==> flow/design.v <==
module control_block(clk, gen, update, reset, software_stop, init);
  input clk, gen, update, reset;
  output reg software_stop, init;
  reg [6:0] sendMoveCycleCounter = 0;
  reg [4:0] updateBoardCycleCounter = 0;
  localparam SEND_MOVE_COUNTER_MAX = 64;
  localparam UPDATE_BOARD_COUNTER_MAX = 16;
  localparam INIT_STATE   = 2'b00;
  localparam READY_STATE  = 2'b01;
  localparam SEND_STATE   = 2'b10;
  localparam UPDATE_STATE = 2'b11;
  reg [1:0] currentState = INIT_STATE;
  always @ (posedge clk) begin
    if(reset) begin
      currentState = INIT_STATE;
      software_stop = 0;
      init = 1;
    end
    else begin
      case(currentState) 
        INIT_STATE: begin
		  currentState = READY_STATE;
      	  software_stop = 0;
      	  init = 1;
        end
        READY_STATE: begin
          if(gen) begin
            currentState = SEND_STATE;
            software_stop = 1;
            init = 0;
          end
          else if(update) begin
            currentState = UPDATE_STATE;
            software_stop = 1;
            init = 0;
          end
          else begin
            software_stop = 0;
            init = 0;
          end
        end
        SEND_STATE: begin
          if(!gen && sendMoveCycleCounter >= SEND_MOVE_COUNTER_MAX) begin
            sendMoveCycleCounter = 0;
            currentState = READY_STATE;
            software_stop = 0;
            init = 0;
          end
          else begin
            sendMoveCycleCounter = sendMoveCycleCounter + 1;
            software_stop = 1;
            init = 0;
          end
        end
        UPDATE_STATE: begin
          if(!update && updateBoardCycleCounter >= UPDATE_BOARD_COUNTER_MAX) begin
            currentState = READY_STATE;
            software_stop = 0;
            init = 0;
          end
          else begin
            updateBoardCycleCounter = updateBoardCycleCounter + 1;
            software_stop = 1;
            init = 0;
          end
        end
      endcase
    end
  end
endmodule
## Step by step through the tools: control_block

The steps from the RTL of control_block to its reports follow in flow order.
Lines are those of the file above, counted from 1.
Cell names lack the library's common part.
A cell with -- has no value.

- Top module: control_block
- Clock input: clk
- Library: sky130hd
- Corner: tt_025C_1v80

## Word-level counts

Source: Yosys, flattened and elaborated, memories not mapped. Widths are those after wreduce. Registers that Yosys merges into a memory's read port (data or address) are not register bits. Print and check cells do not count. Equal cells are merged and count once.

- Output and inout bits: 2
- Cells after elaboration: 45
- Input port bits: 4
- Register bits after elaboration: 16

- Equal/unequal tests: 7
- $add $sub $neg: 2
- Bitwise operators: 3
- Reduce/logical cells: 11
- Mux-type cells: 15
- Order comparisons: 2

Operator list:

| kind | count |
|---|---|
| 7-bit two-way mux | 2 |
| 5-bit two-way mux | 2 |
| 3-bit OR reduction | 3 |
| 2-bit case mux with 4-bit select | 1 |
| 2-bit two-way mux | 4 |
| 7-bit by 1-bit adder with 7-bit output (second input constant) | 1 |
| 7-bit >= comparator (second input constant) | 1 |
| 2-bit != test (second input constant) | 3 |
| 3-bit AND reduction | 2 |
| 5-bit by 1-bit adder with 5-bit output (second input constant) | 1 |
| 5-bit >= comparator (second input constant) | 1 |
| 2-bit == test (second input constant) | 2 |
| 1-bit case mux with 4-bit select | 1 |
| 1-bit two-way mux | 4 |
| 1-bit inverter | 3 |
| 3-bit != test (second input constant) | 1 |
| 1-bit logical AND | 2 |
| 1-bit logical NOT | 2 |
| 2-bit by 1-bit == test with 1-bit output (second input constant) | 1 |
| 2-bit logical NOT | 1 |
| 2-bit AND reduction | 1 |
| 1-bit case mux with 2-bit select | 1 |

## Depth

Depth = most cells in a row (Yosys ltp): at word level without a register or memory, in the mapped netlist without a sequential cell, where the memories' decode and read muxes count.

- Depth after elaboration: 4
- ABC_AREA: 0
- Gate-level depth with buffers: 4
- Mapped depth without buffers: 4

## After synthesis

Yosys stat after the flow's synthesis: flattened, memories mapped to cells. It holds for the ABC_AREA given above (unset counts as 0); a run with the other value may have another netlist.
The area totals of this step are shown rounded.

Cells by type:

| cell type | count |
|---|---|
| edfxtp_1 | 12 |
| dfxtp_1 | 4 |
| nor2_1 | 7 |
| xnor2_1 | 3 |
| xor2_1 | 3 |
| ha_1 | 2 |
| nand3_1 | 4 |
| a311oi_1 | 2 |
| o21a_1 | 2 |
| inv_1 | 3 |
| nand3_2 | 1 |
| o21ai_0 | 2 |
| nor2b_2 | 1 |
| or2_4 | 1 |
| and2b_1 | 1 |
| nand2_1 | 2 |
| o211ai_1 | 1 |
| o21bai_1 | 1 |

Other cell types: 5; their cells: 5.

- Buffer cells: 0
- Cell count: 57
- Sequential part of the area: 0.00044 sq mm
- Chip area (Yosys): 0.000707 sq mm
- Flip-flop cells: 16

## Path before layout

Path of least setup slack by OpenSTA after synthesis, without wires, with an ideal clock, recovery checks aside; 20% of the period is set as input and as output delay. Where synthesis merged equal registers, the netlist keeps one of their names.

- Path type: flip-flop to flip-flop
- Start: register sendMoveCycleCounter[0]
- End: register sendMoveCycleCounter[4]
- Launch time at the first pin: 0 ps
- Clock period: 1,580 ps
- Path delay: 1,187 ps
- Stages on the path: 5
- Path slack: 394 ps
- Path buffers: 0
- Arrival time: 926 ps
- Period reached after synthesis: 1,186 ps

"path delay" is the arrival time less input delay plus setup time.
"stages on the path" counts driving pins, that of a launching flip-flop among them; a cell with two outputs on the path counts twice.
"period reached after synthesis" is the clock period less the worst setup slack; recovery checks do not enter. This is arithmetic on one report: input and output delays are still those of the set period (20% each).
The rows between start and end are the longest chain of elaborated cells between them; the timing report does not say that the signal goes this way. Where chains are equally long, one stands for them.
Each line given opens the expression or statement behind the cell; cells for indexed reads and writes are added by Yosys, which also makes memories of some case tables.

- Cell sequence: edfxtp_1 > ha_1 > nand3_1 > xor2_1 > nor2_1
- Length of the longest elaborated chain: 4
- Elaborated cells on any way between the ends: 5
- RTL lines with such cells: 3

Ends and longest elaborated chain, post-synthesis:

| item | line | source |
|---|---|---|
| from (decl) | 4 | `reg [6:0] sendMoveCycleCounter = 0;` |
| from (assign) | 44 | `sendMoveCycleCounter = 0;` |
| from (assign) | 50 | `sendMoveCycleCounter = sendMoveCycleCounter + 1;` |
| 7-bit >= comparator | 43 | `if(!gen && sendMoveCycleCounter >= SEND_MOVE_COUNTER_MAX) begin` |
| 1-bit logical AND | 43 |  |
| 7-bit two-way mux | 43 |  |
| 7-bit two-way mux | 20 | `case(currentState)` |
| to (assign) | 44 |  |
| to (assign) | 50 |  |
| to (decl) | 4 |  |

## Worst path after layout

From the final timing report of entry A: the path of least setup slack in the routed layout; clock arrival at registers is part of the times.
The path's times are printed in steps of 10 ps; the period is the one set.

- Path type: flip-flop to flip-flop
- Start: register sendMoveCycleCounter[0]
- End: register sendMoveCycleCounter[4]
- Arrival time: 1,320 ps
- Path slack: 150 ps
- Stages on the path: 5
- Path buffers: 0
- Clock period: 1,420 ps
- Launch time at the first pin: 280 ps

The rows between start and end are the longest chain of elaborated cells between them; the timing report does not say that the signal goes this way. Where chains are equally long, one stands for them.

- Cell sequence: edfxtp_1 > ha_1 > nand3_1 > xor2_1 > nor2_1
- Length of the longest elaborated chain: 4
- Elaborated cells on any way between the ends: 5
- RTL lines with such cells: 3

Ends and longest elaborated chain, post-layout:

| item | line | source |
|---|---|---|
| from (decl) | 4 | `reg [6:0] sendMoveCycleCounter = 0;` |
| from (assign) | 44 | `sendMoveCycleCounter = 0;` |
| from (assign) | 50 | `sendMoveCycleCounter = sendMoveCycleCounter + 1;` |
| 7-bit >= comparator | 43 | `if(!gen && sendMoveCycleCounter >= SEND_MOVE_COUNTER_MAX) begin` |
| 1-bit logical AND | 43 |  |
| 7-bit two-way mux | 43 |  |
| 7-bit two-way mux | 20 | `case(currentState)` |
| to (assign) | 44 |  |
| to (assign) | 50 |  |
| to (decl) | 4 |  |

FLOW RESULTS
============

Module control_block, platform sky130hd: 2 stored runs of the flow (Yosys, OpenROAD) with differing settings, in no particular order. Input and output delays are each 20% of the period that was set; the output load is 0.01 pF.
"period reached" means the clock period less the worst setup slack. The figure is calculated, with input and output delays left at 20% of the set period.
"critical path time" is the time allowed to the run's worst setup path (the clock period less input and output delay, where it has them) less its slack. Clock arrival times count: a late capture clock shortens it, a late launch clock lengthens it.
"total power of the final layout": no workload was simulated; the value follows from the tool's default switching activity.
"critical path time" is given in steps of 10 ps.
Measured values are rounded.

### Entry A

==> flow/run.sh <==
#!/bin/bash
# the make line also repeats the synthesis and layout settings of config.mk as NAME=value (left out here)
make -C /OpenROAD-flow-scripts/flow DESIGN_CONFIG=/design/flow/config.mk WORK_HOME=/design/flow/orfs CLKGATE_MAP_FILE= finish
==> flow/config.mk <==
export PLATFORM = sky130hd
export DESIGN_NAME = control_block
export DESIGN_NICKNAME = control_block
export VERILOG_FILES = /design/flow/design.v
export SDC_FILE = /design/flow/constraint.sdc
export NUM_CORES = 4
export LEC_CHECK = 0
export CAP_MARGIN = 20
export CORE_MARGIN = 2
export CORE_UTILIZATION = 40
export SLEW_MARGIN = 20
==> flow/constraint.sdc <==
create_clock -name core_clock -period 1.42 [get_ports {clk}]
set_input_delay 0.2840 -clock core_clock [delete_from_list [all_inputs] [get_ports {clk}]]
set_output_delay 0.2840 -clock core_clock [all_outputs]
set_load 0.01 [all_outputs]

Results of entry A:
- Total power of the final layout: 0.926 mW
- Standard-cell area after routing: 0.000857 sq mm
- Total negative slack: 0 ps
- Critical path time: 1,270 ps
- Critical path type: flip-flop to flip-flop
- Period reached: 1,269 ps
- Smallest hold slack: 530 ps
- Utilization after layout: 50.7 %
- Die size: 0.00212 sq mm
- Chip area after synthesis (Yosys): 0.000707 sq mm
- Setup slack of the worst path: 151 ps

### Entry B

==> flow/run.sh <==
#!/bin/bash
# the make line also repeats the synthesis and layout settings of config.mk as NAME=value (left out here)
make -C /OpenROAD-flow-scripts/flow DESIGN_CONFIG=/design/flow/config.mk WORK_HOME=/design/flow/orfs CLKGATE_MAP_FILE= finish
==> flow/config.mk <==
export PLATFORM = sky130hd
export DESIGN_NAME = control_block
export DESIGN_NICKNAME = control_block
export VERILOG_FILES = /design/flow/design.v
export SDC_FILE = /design/flow/constraint.sdc
export NUM_CORES = 4
export LEC_CHECK = 0
export CAP_MARGIN = 20
export CORE_ASPECT_RATIO = 0.72
export CORE_MARGIN = 2
export CORE_UTILIZATION = 71
export CTS_CLUSTER_SIZE = 65
export GPL_ROUTABILITY_DRIVEN = 0
export PLACE_DENSITY = 0.59
export SLEW_MARGIN = 20
==> flow/constraint.sdc <==
create_clock -name core_clock -period 0.881 [get_ports {clk}]
set_input_delay 0.1762 -clock core_clock [delete_from_list [all_inputs] [get_ports {clk}]]
set_output_delay 0.1762 -clock core_clock [all_outputs]
set_load 0.01 [all_outputs]

Outcome of entry B: no final report: floorplanning broke off with PDN-0185
